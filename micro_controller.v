==> flow/design.v <==
`timescale 1ns / 1ps
module micro_controller(
input clk,
input rst,
input [7:0]in_port1,
input [7:0]in_port2,
input [7:0]in_port3,
input [7:0]in_port4,
output  [3:0]in_strobe,
output [7:0]out_port1,  
output [7:0]out_port2,     
output [7:0]out_port3,      
output [7:0]out_port4,      
output  [3:0]out_strobe 
    );
wire [7:0] program_adress;
wire [7:0]program_bus;
my_cpu controller1(
.clk(clk),
.rst(rst),
.program_bus(program_bus),
.in_port1   (in_port1  ) ,
.in_port2   (in_port2  ) ,
.in_port3   (in_port3  ) ,
.in_port4   (in_port4  ) ,
.in_strobe  (in_strobe ) ,
.out_port1  (out_port1 ) ,
.out_port2  (out_port2 ) ,
.out_port3  (out_port3 ) ,
.out_port4  (out_port4 ) ,
.out_strobe (out_strobe) ,
.program_adress(program_adress)
);
program_mem p1(
.program_adress(program_adress),
.program_bus(program_bus),
.rst(rst)     
);
endmodule
`timescale 1ns / 1ps
module my_cpu(
input clk,
input rst,
input [7:0]program_bus,
input [7:0]in_port1,
input [7:0]in_port2,
input [7:0]in_port3,
input [7:0]in_port4,
output reg [3:0]in_strobe,
output [7:0]out_port1,  
output [7:0]out_port2,     
output [7:0]out_port3,      
output [7:0]out_port4,      
output reg [3:0]out_strobe,     
output [7:0] program_adress
     );
    reg [7:0]out_port[3:0];
    wire [7:0]in_port[3:0];
    reg [7:0]r[3:0];
    reg [7:0]instruction;
    wire [3:0]cat1;
    wire [5:0]cat2;
    wire [1:0]RA1;
    wire [1:0]RA2;
    wire [1:0]RB;
    reg [7:0]temp;
    reg [7:0]pc;
    reg [4:0] sp;      
    reg Z;   
    reg C;   
    reg N;   
    reg V;   
    reg [7:0]result;
    reg A7, B7, R7;
    reg [15:0]mult;
    reg [7:0]mem[255:0];
    reg [7:0]stack[31:0];
    reg [2:0]state;
    assign out_port1 = out_port[0];
    assign out_port2 = out_port[1];
    assign out_port3 = out_port[2];
    assign out_port4 = out_port[3];
    assign in_port[0] = in_port1 ;
    assign in_port[1] = in_port2 ;
    assign in_port[2] = in_port3 ;
    assign in_port[3] = in_port4 ;
    assign cat1 = program_bus[7:4];
    assign cat2 = program_bus[7:2];
    assign program_adress = pc;
    assign RA1 = program_bus[3:2];
    assign RB = program_bus[1:0];
    assign RA2 = program_bus[1:0];
    always@(posedge clk)
    begin
    if ( !rst ) begin
        state <= 3'b001;
        pc <= 8'b0000_0000;
        instruction <= 8'b0000_0000;
        sp <= 8'b0000_0;
        r[0] <= 8'b0000_0000;
        r[1] <= 8'b0000_0000;
        r[2] <= 8'b0000_0000;
        r[3] <= 8'b0000_0000;
        Z <= 0;
        C <= 0;
        N <= 0;
        V <= 0;
        in_strobe <= 4'b0;
        out_strobe <= 4'b0;
    end  
    else begin
        case(state)
        3'b001: begin
            in_strobe <= 4'b0; 
            out_strobe <= 4'b0;
            instruction <= program_bus;
            if (program_bus[7] == 0) begin
                case(cat1)
                    4'b0000: begin
                        result <= r[RA1] + r[RB];
                        A7 <= r[RA1][7];
                        B7 <= r[RB][7];
                        state <= 3'b010;                    
                        end
                    4'b0001:begin
                        result <= r[RA1] - r[RB];
                        A7 <= r[RA1][7];
                        B7 <= r[RB][7];
                        state <= 3'b010;
                        end
                    4'b0010: begin
                       mult <= r[RA1]*r[RB];                      
                       state <= 3'b010;
                        end
                    4'b0011:begin
                        result <= r[RA1] - r[RB];
                        A7 <= r[RA1][7];
                        B7 <= r[RB][7];                       
                        state <= 3'b010;
                        end                    
                    4'b0100:begin
                        r[RA1] <= r[RB];
                        pc <= pc + 1;                    
                        end
                    4'b0101:begin
                        r[RA1] <= mem[RB];
                        pc <= pc + 1;
                        end                   
                    4'b0110:begin
                        mem[RB] <= r[RA1];
                        pc <= pc + 1;                             
                        end                    
                    4'b0111:begin
                        pc <= pc + 1;                    
                        end
                 endcase end                 
                 else begin
                    case(cat2)
                       6'b100000 :begin 
                            pc <= pc + 1;
                            state <= 3'b010;
                            end
                       6'b100011:begin 
                            pc <= pc + 1;
                            state <= 3'b010;                         
                            end
                       6'b100100    :begin 
                            r[RA2] <= r[RA2] + 8'd1;
                            A7 <= r[RA2][7];
                            B7 <= 0;
                            pc<=pc+1;
                            state <= 3'b001;
                            end
                       6'b100101    :begin 
                            r[RA2] <= r[RA2] - 8'd1;
                            A7 <= r[RA2][7];
                            B7 <= 0;
                            pc<=pc+1;
                            state <= 3'b001;                                                       
                            end
                       6'b100110  :begin 
                            r[RA2] <= in_port[RA2];
                            in_strobe[RA2] <= 1'b1;
                            pc <= pc + 1;
                            state <= 3'b001;
                            end
                       6'b100111 :begin 
                            out_port[RA2] <= r[RA2];
                            out_strobe[RA2] <= 1'b1;
                            pc <= pc + 1;
                            state <= 3'b001;
                            end
                       6'b101000   :begin 
                            if(sp != 5'b11111) begin
                                stack[sp] <= r[RA2];
                                sp <= sp + 5'b1;
                            end
                            pc <= pc +1;
                            state <= 3'b001;
                            end
                       6'b101001    :begin 
                            if (sp != 5'b00000)begin
                                r[RA2]  <= stack[sp-5'b1];
                                sp <= sp - 5'b1;
                            end 
                            pc <= pc +1;
                            state <= 3'b001;
                            end
                       6'b101010    :begin                      
                            pc <= pc + 1;
                            state <= 3'b010;                            
                            end                        
                       6'b101100    :begin 
                            pc <= pc + 1;
                            state <= 3'b010;
                            end
                       6'b101101    :begin 
                            pc <= pc + 1;
                            state <= 3'b010;
                            end            
                    endcase          
                end
                end
        3'b010: begin
        if (instruction[7] == 0) begin
                case(instruction[7:4])
                    4'b0000: begin
                        r[instruction[3:2]] <= result;
                        V <= (A7&B7&~result[7])|(~A7&~B7&result[7]);
                        N <= result[7];
                        Z <= (result==8'd0)?1'b1:1'b0;
                        C <= (A7&B7)|(B7&~result[7])|(~result[7]&A7);
                        pc <= pc + 1;
                        state <= 3'b001;                   
                        end
                    4'b0001:begin
                        r[instruction[3:2]] <= result;
                        N <= result[7];
                        Z <= (result == 8'b0);
                        C <= (A7&B7)|(B7&~result[7])|(~result[7]&A7);
                        V <= (A7&B7&~result[7])|(~A7&~B7&result[7]);
                        pc <= pc + 1;   
                        state <= 3'b001;
                        end
                    4'b0011:begin
                        N <= result[7];
                        Z <= (result == 8'b0);
                        C <= (A7&B7)|(B7&~result[7])|(~result[7]&A7);
                        V <= (A7&B7&~result[7])|(~A7&~B7&result[7]);
                        pc <= pc + 1;
                        state <= 3'b001;
                        end  
                      4'b0010: begin
                        r[instruction[3:2]] <= mult[7:0];
                        pc <= pc + 1;
                        state <= 3'b001;
                        end                             
                 endcase
                 end
                 else begin
                    case(instruction[7:2])
                       6'b100000 :begin 
                            r[instruction[1:0]] <= program_bus;
                            pc <= pc + 1;
                            state <= 3'b001;
                            end
                       6'b100011:begin 
                            result <= r[instruction[1:0]] - program_bus;
                            A7 <= r[instruction[1:0]][7];
                            B7 <= program_bus[7];
                            state <= 3'b100;
                            end
                       6'b100100    :begin 
                            N <= result[7];
                            Z <= (result == 8'b0);
                            C <= (A7&B7)|(B7&~result[7])|(~result[7]&A7);
                            V <= (A7&B7&~result[7])|(~A7&~B7&result[7]);
                            r[instruction[1:0]] <= result;
                            pc <= pc + 1;
                            state <= 3'b001;
                            end
                       6'b100101    :begin 
                            N <= result[7];
                            Z <= (result == 8'b0);
                            C <= (A7&B7)|(B7&~result[7])|(~result[7]&A7);
                            V <= (A7&B7&~result[7])|(~A7&~B7&result[7]);
                            r[instruction[1:0]] <= result;
                            pc <= pc + 1;
                            state <= 3'b001;                       
                            end
                       6'b101010    :begin 
                            pc <= program_bus;
                            state <= 3'b001;                            
                            end
                       6'b101100    :begin 
                            if(C==0 && Z==0) begin
                                pc <= program_bus;
                            end else begin
                                pc <= pc + 1;
                            end
                            state <= 3'b001;   
                            end
                       6'b101101    :begin 
                            if(Z==1) begin
                                pc <= program_bus;
                            end else begin
                                pc <= pc + 1;
                            end
                            state <= 3'b001;  
                            end       
                    endcase
                end
                end
        3'b100: begin
           case(instruction[7:2])
         6'b100011:begin 
           N <= result[7];
           Z <= (result == 8'b0);
           C <= (A7&B7)|(B7&~result[7])|(~result[7]&A7);
           V <= (A7&B7&~result[7])|(~A7&~B7&result[7]);
           pc <= pc + 1;
           state <= 3'b001;
            end 
            endcase end
    endcase
    end
    end
endmodule
`timescale 1ns / 1ps
module program_mem(
output [7:0]program_bus,
input rst,
input [7:0]program_adress
    );
reg [7:0]prog_mem[255:0];
assign program_bus = prog_mem[program_adress];
always@(rst) begin
if(!rst)
begin
prog_mem[0] = 8'b10000010;
prog_mem[1] = 8'd1;
prog_mem[2] = 8'b10000011;
prog_mem[3] = 8'd4;
prog_mem[4] = 8'b10000001;
prog_mem[5] = 8'd1;
prog_mem[6] = 8'b00111101;
prog_mem[7] = 8'b10110000;
prog_mem[8] = 8'd12;
prog_mem[9] = 8'b10011110;
prog_mem[10] = 8'b10101000;
prog_mem[11] = 8'd0;
prog_mem[12] = 8'b00101011;
prog_mem[13] = 8'b10010111;
prog_mem[14] = 8'b00111101;
prog_mem[15] = 8'b10110000;
prog_mem[16] = 8'd12;
prog_mem[17] = 8'b10101000;
prog_mem[18] = 8'd9;
end end
endmodule
# [Step by step through the tools: micro_controller]
# What the tools print for micro_controller, step after step.
# Line numbers count from 1 in the design file above.
# Not given: --
[inputs] design="micro_controller" clock_port="clk" lib="sky130hd" corner="tt_025C_1v80"

# [Word-level counts]
# Yosys after proc, flatten, opt, wreduce and memory -nomap, before mapping. Print and check cells are not counted. Equal cells are merged and count once.
# Memory sizes are those after Yosys's memory passes, which may raise the word count (mostly to a power of two), join words into wider ones and drop unused or constant bits.
[bits] reg_bits=52 mem_bits_rw=2368 n_memories=4 input_bits=34
[classes] n_addsub=9 n_mul=1 equal=309 shift=1 n_mux=215 bitwise=17 reduce_and_logical=42
[mem_list] memory="controller1.mem" size=256 word_bits=8 line=76 source="reg [7:0]mem[255:0];"
[mem_list] memory="controller1.stack" size=32 word_bits=8 line=77 source="reg [7:0]stack[31:0];"
[mem_list] memory="controller1.out_port" size=4 word_bits=8 line=57 source="reg [7:0]out_port[3:0];"
[mem_list] memory="controller1.r" size=4 word_bits=8 line=59 source="reg [7:0]r[3:0];"
[ops] operator="8-bit parallel mux with 251-bit select" count=1
[ops] operator="8-bit equality test with constant B" count=128
[ops] operator="8-bit two-way mux" count=89
[ops] operator="8-bit by 7-bit equality test with 1-bit output with constant B" count=64
[ops] operator="8-bit by 6-bit equality test with 1-bit output with constant B" count=32
[ops] operator="8-bit by 5-bit equality test with 1-bit output with constant B" count=16
[ops] operator="6-bit equality test with constant B" count=18
[ops] operator="1-bit two-way mux" count=85
[ops] operator="8-bit by 4-bit equality test with 1-bit output with constant B" count=8
[ops] operator="8-bit by 8-bit multiplier with 8-bit output" count=1
[ops] operator="8-bit parallel mux with 4-bit select" count=2
[ops] operator="5-bit two-way mux" count=7
[ops] operator="8-bit by 3-bit equality test with 1-bit output with constant B" count=4
[ops] operator="8-bit OR reduction" count=4
[ops] operator="8-bit parallel mux with 2-bit select" count=2
[ops] operator="6-bit AND reduction" count=4
[ops] operator="8-bit parallel mux with 3-bit select" count=1
[ops] operator="2-bit two-way mux" count=10
[ops] operator="2-bit OR reduction" count=9
[ops] operator="4-bit by 2-bit equality test with 1-bit output with constant B" count=4
[ops] operator="4-bit by 3-bit equality test with 1-bit output with constant B" count=4
[ops] operator="8-bit by 1-bit adder with 8-bit output with constant B" count=2
[ops] operator="8-bit by 2-bit equality test with 1-bit output with constant B" count=2
[ops] operator="8-bit subtractor" count=2
[ops] operator="8-bit logical NOT" count=2
[ops] operator="4-bit two-way mux" count=4
[ops] operator="3-bit by 2-bit inequality test with 1-bit output with constant B" count=5
[ops] operator="3-bit two-way mux" count=5
# Other operator kinds: 40; their cells: 79.

# [Longest topological paths]
# Depth = most cells in a row (Yosys ltp): at word level without a register or memory, in the mapped netlist without a sequential cell, where the memories' decode and read muxes count.
[logic_depth] word_depth=15 abc_area=0 ltp_mapped=25 ltp_nobuf=23

# [Mapped cells and area]
# Source: synth_stat.txt of the flow (Yosys; design flattened, memories mapped). It holds for the ABC_AREA given above (unset counts as 0); a run with the other value may have another netlist.
[synth_totals] mapped_cells=746 yosys_area_um2=7484.7 ffs=112 buf_cells=38
[types] type="sky130_fd_sc_hd__edfxtp_1" count=82 type_area_um2=2.46E+03
[types] type="sky130_fd_sc_hd__dfxtp_1" count=30 type_area_um2=600.576
[types] type="sky130_fd_sc_hd__ha_1" count=41 type_area_um2=512.992
[types] type="sky130_fd_sc_hd__fa_1" count=15 type_area_um2=300.288
[types] type="sky130_fd_sc_hd__nor2_1" count=74 type_area_um2=277.766
[types] type="sky130_fd_sc_hd__mux2i_1" count=27 type_area_um2=270.259
[types] type="sky130_fd_sc_hd__inv_1" count=63 type_area_um2=236.477
[types] type="sky130_fd_sc_hd__xnor2_1" count=23 type_area_um2=201.443
[types] type="sky130_fd_sc_hd__o21ai_0" count=38 type_area_um2=190.182
[types] type="sky130_fd_sc_hd__nand2_1" count=50 type_area_um2=187.68
[types] type="sky130_fd_sc_hd__mux4_2" count=8 type_area_um2=180.173
[types] type="sky130_fd_sc_hd__a21oi_1" count=32 type_area_um2=160.154
[types] type="sky130_fd_sc_hd__xor2_1" count=17 type_area_um2=148.893
[types] type="sky130_fd_sc_hd__a21o_1" count=15 type_area_um2=112.608
[types] type="sky130_fd_sc_hd__nor2b_1" count=17 type_area_um2=106.352
[types] type="sky130_fd_sc_hd__o221ai_1" count=12 type_area_um2=105.101
[types] type="sky130_fd_sc_hd__clkbuf_1" count=26 type_area_um2=97.594
[types] type="sky130_fd_sc_hd__and2_1" count=12 type_area_um2=75.072
# Not listed: further types 62, cells in them 164.
# By module: a second synthesis without flattening, with its own total; a netlist apart from the flattened one above.
[hier_totals] cells_unflattened=1355 area_unflattened_um2=19857.8
# Each row is one instance without its submodules.
[modules] module="my_cpu" n_inst=1 cells=1307 mod_area_um2=19557.5
[modules] module="program_mem" n_inst=1 cells=48 mod_area_um2=300.3
[modules] module="micro_controller" n_inst=1 cells=0 mod_area_um2=0.0

# [Path before layout]
# OpenSTA on the mapped netlist: ideal clock, no wires. The path of least setup slack (recovery checks aside). Input and output delay are each 20% of the period. Register names are those of the netlist, which keeps one name where synthesis merged equal registers.
[synth_timing] kind="reg2reg" start="register controller1.pc[0]" end="register controller1.mult[7]" period_ns=6.09 setup_time_ns=0.268 launch_ns=0.000 arrival_ns=5.566 required_ns=5.822 path_slack_ns=0.256 path_delay_ns=5.834 driving_pins=24 period_less_setup_slack_ns=5.834
# "path_delay_ns" = arrival - input delay + setup time.
# "driving_pins": output pins that drive a net of the path, with the launching flip-flop's if there is one; two outputs of one cell count as two.
# "period_less_setup_slack_ns" = period - worst setup slack (recovery checks aside). The figure is calculated, with input and output delays left at 20% of the set period.
# Between the ends stands the longest chain of elaborated cells between them, by number of cells; it is not shown to be the way that was timed. Of several equally long chains one is given.
# A line is the first line of the expression or statement that the cell stems from. Yosys adds cells for indexed reads and writes and turns some case tables into memories.
# A memory read counts as a cell of the chain, while the word-level depth stops at memories.
# A register here has more assigning lines than the two given.
# The path ends at the data pin of a flip-flop with enable; ways to the enable are not counted.
[synth_via] path_cell_list="sky130_fd_sc_hd__dfxtp_1 -> sky130_fd_sc_hd__inv_1 -> sky130_fd_sc_hd__ha_1 -> sky130_fd_sc_hd__clkbuf_1 -> sky130_fd_sc_hd__or3b_2 -> sky130_fd_sc_hd__o21ai_1 -> sky130_fd_sc_hd__a2bb2oi_4 -> sky130_fd_sc_hd__inv_4 -> sky130_fd_sc_hd__buf_6 -> sky130_fd_sc_hd__mux2i_1 -> sky130_fd_sc_hd__a21oi_2 -> sky130_fd_sc_hd__nand2_1 -> sky130_fd_sc_hd__fa_1 -> sky130_fd_sc_hd__fa_1 -> sky130_fd_sc_hd__inv_1 -> sky130_fd_sc_hd__fa_1 -> sky130_fd_sc_hd__inv_1 -> sky130_fd_sc_hd__fa_1 -> sky130_fd_sc_hd__inv_1 -> sky130_fd_sc_hd__ha_1 -> sky130_fd_sc_hd__a21oi_1 -> sky130_fd_sc_hd__xnor2_1 -> sky130_fd_sc_hd__xnor2_1 -> sky130_fd_sc_hd__xnor3_1" elab_chain_len=5 cone_cells=264 cone_lines=3 classes_between="mul (1); eq/ne (255); mux (1); reduce/logical (6); memory (1)"
[synth_rtl] element="start, declared" line=67 source="reg [7:0]pc;"
[synth_rtl] element="start, assigned" line=143 source="pc <= pc + 1;"
[synth_rtl] element="start, assigned" line=147 source="pc <= pc + 1;"
[synth_rtl] element="8-bit by 4-bit equality test with 1-bit output" line=336 source="assign program_bus = prog_mem[program_adress];"
[synth_rtl] element="2-bit OR reduction"
[synth_rtl] element="8-bit parallel mux with 251-bit select" line=336
[synth_rtl] element="memory 4 x 8 bit" line=59 source="reg [7:0]r[3:0];"
[synth_rtl] element="8-bit by 8-bit multiplier with 8-bit output" line=132 source="mult <= r[RA1]*r[RB];"
[synth_rtl] element="end, assigned" line=132
[synth_rtl] element="end, declared" line=75 source="reg [15:0]mult;"
# Some nets on the timed path still bear RTL names; the line given drives or declares the net.
[synth_named_nets] net="controller1.RA2[1]" line=336

# [Timing after layout]
# Path of least setup slack in the final report of run 1 (OpenROAD, finished layout, wires in). Where an end is a register, its clock arrival counts in the times.
[layout_timing] kind="reg2reg" start="register controller1.pc[1]" end="register controller1.mult[7]" period_ns=4.95 setup_time_ns=0.26 launch_ns=0.36 arrival_ns=5.55 required_ns=5.04 path_slack_ns=-0.51 driving_pins=24
# Between the ends stands the longest chain of elaborated cells between them, by number of cells; it is not shown to be the way that was timed. Of several equally long chains one is given.
# A memory read counts as a cell of the chain, while the word-level depth stops at memories.
# A register here has more assigning lines than the two given.
# The path ends at the data pin of a flip-flop with enable; ways to the enable are not counted.
[layout_via] path_cell_list="sky130_fd_sc_hd__dfxtp_4 -> sky130_fd_sc_hd__inv_4 -> sky130_fd_sc_hd__ha_4 -> sky130_fd_sc_hd__buf_6 -> sky130_fd_sc_hd__buf_4 -> sky130_fd_sc_hd__a41oi_1 -> sky130_fd_sc_hd__o22ai_2 -> sky130_fd_sc_hd__or2_2 -> sky130_fd_sc_hd__buf_12 -> sky130_fd_sc_hd__o221ai_4 -> sky130_fd_sc_hd__inv_2 -> sky130_fd_sc_hd__buf_4 -> sky130_fd_sc_hd__and2_1 -> sky130_fd_sc_hd__ha_1 -> sky130_fd_sc_hd__ha_4 -> sky130_fd_sc_hd__fa_1 -> sky130_fd_sc_hd__inv_1 -> sky130_fd_sc_hd__fa_2 -> sky130_fd_sc_hd__inv_2 -> sky130_fd_sc_hd__ha_4 -> sky130_fd_sc_hd__a21oi_4 -> sky130_fd_sc_hd__xnor2_2 -> sky130_fd_sc_hd__xnor2_1 -> sky130_fd_sc_hd__xnor3_1" elab_chain_len=5 cone_cells=264 cone_lines=3 classes_between="mul (1); eq/ne (255); mux (1); reduce/logical (6); memory (1)"
[layout_rtl] element="start, declared" line=67 source="reg [7:0]pc;"
[layout_rtl] element="start, assigned" line=143 source="pc <= pc + 1;"
[layout_rtl] element="start, assigned" line=147 source="pc <= pc + 1;"
[layout_rtl] element="8-bit by 4-bit equality test with 1-bit output" line=336 source="assign program_bus = prog_mem[program_adress];"
[layout_rtl] element="2-bit OR reduction"
[layout_rtl] element="8-bit parallel mux with 251-bit select" line=336
[layout_rtl] element="memory 4 x 8 bit" line=59 source="reg [7:0]r[3:0];"
[layout_rtl] element="8-bit by 8-bit multiplier with 8-bit output" line=132 source="mult <= r[RA1]*r[RB];"
[layout_rtl] element="end, assigned" line=132
[layout_rtl] element="end, declared" line=75 source="reg [15:0]mult;"

FLOW RESULTS
============

Below are 2 stored runs of the flow (Yosys, OpenROAD; platform sky130hd) on micro_controller, each with its settings and what was measured, unordered. Constraints: input delay and output delay 20% of the set period each, output load 0.01 pF.
"critical_path_time_ns" is the time allowed to the run's worst setup path (the clock period less input and output delay, where it has them) less its slack. Clock arrival times count: a late capture clock shortens it, a late launch clock lengthens it.

[flow] run 1: files
==> flow/run.sh <==
#!/bin/bash
# the make line also repeats the synthesis and layout settings of config.mk as NAME=value (left out here)
make -C /OpenROAD-flow-scripts/flow DESIGN_CONFIG=/design/flow/config.mk WORK_HOME=/design/flow/orfs CLKGATE_MAP_FILE= finish
==> flow/config.mk <==
export PLATFORM = sky130hd
export DESIGN_NAME = micro_controller
export DESIGN_NICKNAME = micro_controller
export VERILOG_FILES = /design/flow/design.v
export SDC_FILE = /design/flow/constraint.sdc
export NUM_CORES = 4
export LEC_CHECK = 0
export ABC_AREA = 0
export CAP_MARGIN = 20
export CORE_MARGIN = 6
export CORE_UTILIZATION = 42
export CTS_CLUSTER_DIAMETER = 186
export CTS_CLUSTER_SIZE = 61
export PLACE_DENSITY_LB_ADDON = 0.11
export SETUP_SLACK_MARGIN = 1.12
export SLEW_MARGIN = 20
export TNS_END_PERCENT = 15
==> flow/constraint.sdc <==
create_clock -name core_clock -period 4.95 [get_ports {clk}]
set_input_delay 0.9900 -clock core_clock [delete_from_list [all_inputs] [get_ports {clk}]]
set_output_delay 0.9900 -clock core_clock [all_outputs]
set_load 0.01 [all_outputs]

[flow] run 1: metrics
[metrics] total_negative_slack_ns = -0.521
[metrics] fin_ws_ns = -0.510
[metrics] synthArea_um2 = 7484.7
[metrics] critical_path_time_ns = 5.46
[metrics] timing.worst_path_kind = reg2reg
[metrics] die_footprint_um2 = 21168.8
[metrics] post_route_stdcell_area_um2 = 10143.5
[metrics] fin_hold_ws_ns = 0.463

[flow] run 2: files
==> flow/run.sh <==
#!/bin/bash
# the make line also repeats the synthesis and layout settings of config.mk as NAME=value (left out here)
make -C /OpenROAD-flow-scripts/flow DESIGN_CONFIG=/design/flow/config.mk WORK_HOME=/design/flow/orfs CLKGATE_MAP_FILE= finish
==> flow/config.mk <==
export PLATFORM = sky130hd
export DESIGN_NAME = micro_controller
export DESIGN_NICKNAME = micro_controller
export VERILOG_FILES = /design/flow/design.v
export SDC_FILE = /design/flow/constraint.sdc
export NUM_CORES = 4
export LEC_CHECK = 0
export CAP_MARGIN = 20
export CORE_MARGIN = 2
export CORE_UTILIZATION = 40
export SETUP_SLACK_MARGIN = 0.52
export SLEW_MARGIN = 20
==> flow/constraint.sdc <==
create_clock -name core_clock -period 7.01 [get_ports {clk}]
set_input_delay 1.4020 -clock core_clock [delete_from_list [all_inputs] [get_ports {clk}]]
set_output_delay 1.4020 -clock core_clock [all_outputs]
set_load 0.01 [all_outputs]

[flow] run 2: metrics
[metrics] total_negative_slack_ns = 0.000
[metrics] fin_ws_ns = 0.874
[metrics] synthArea_um2 = 7484.7
[metrics] critical_path_time_ns = 6.14
[metrics] timing.worst_path_kind = reg2reg
[metrics] die_footprint_um2 = 19821.8
[metrics] post_route_stdcell_area_um2 = 8674.6
[metrics] fin_hold_ws_ns = 0.455
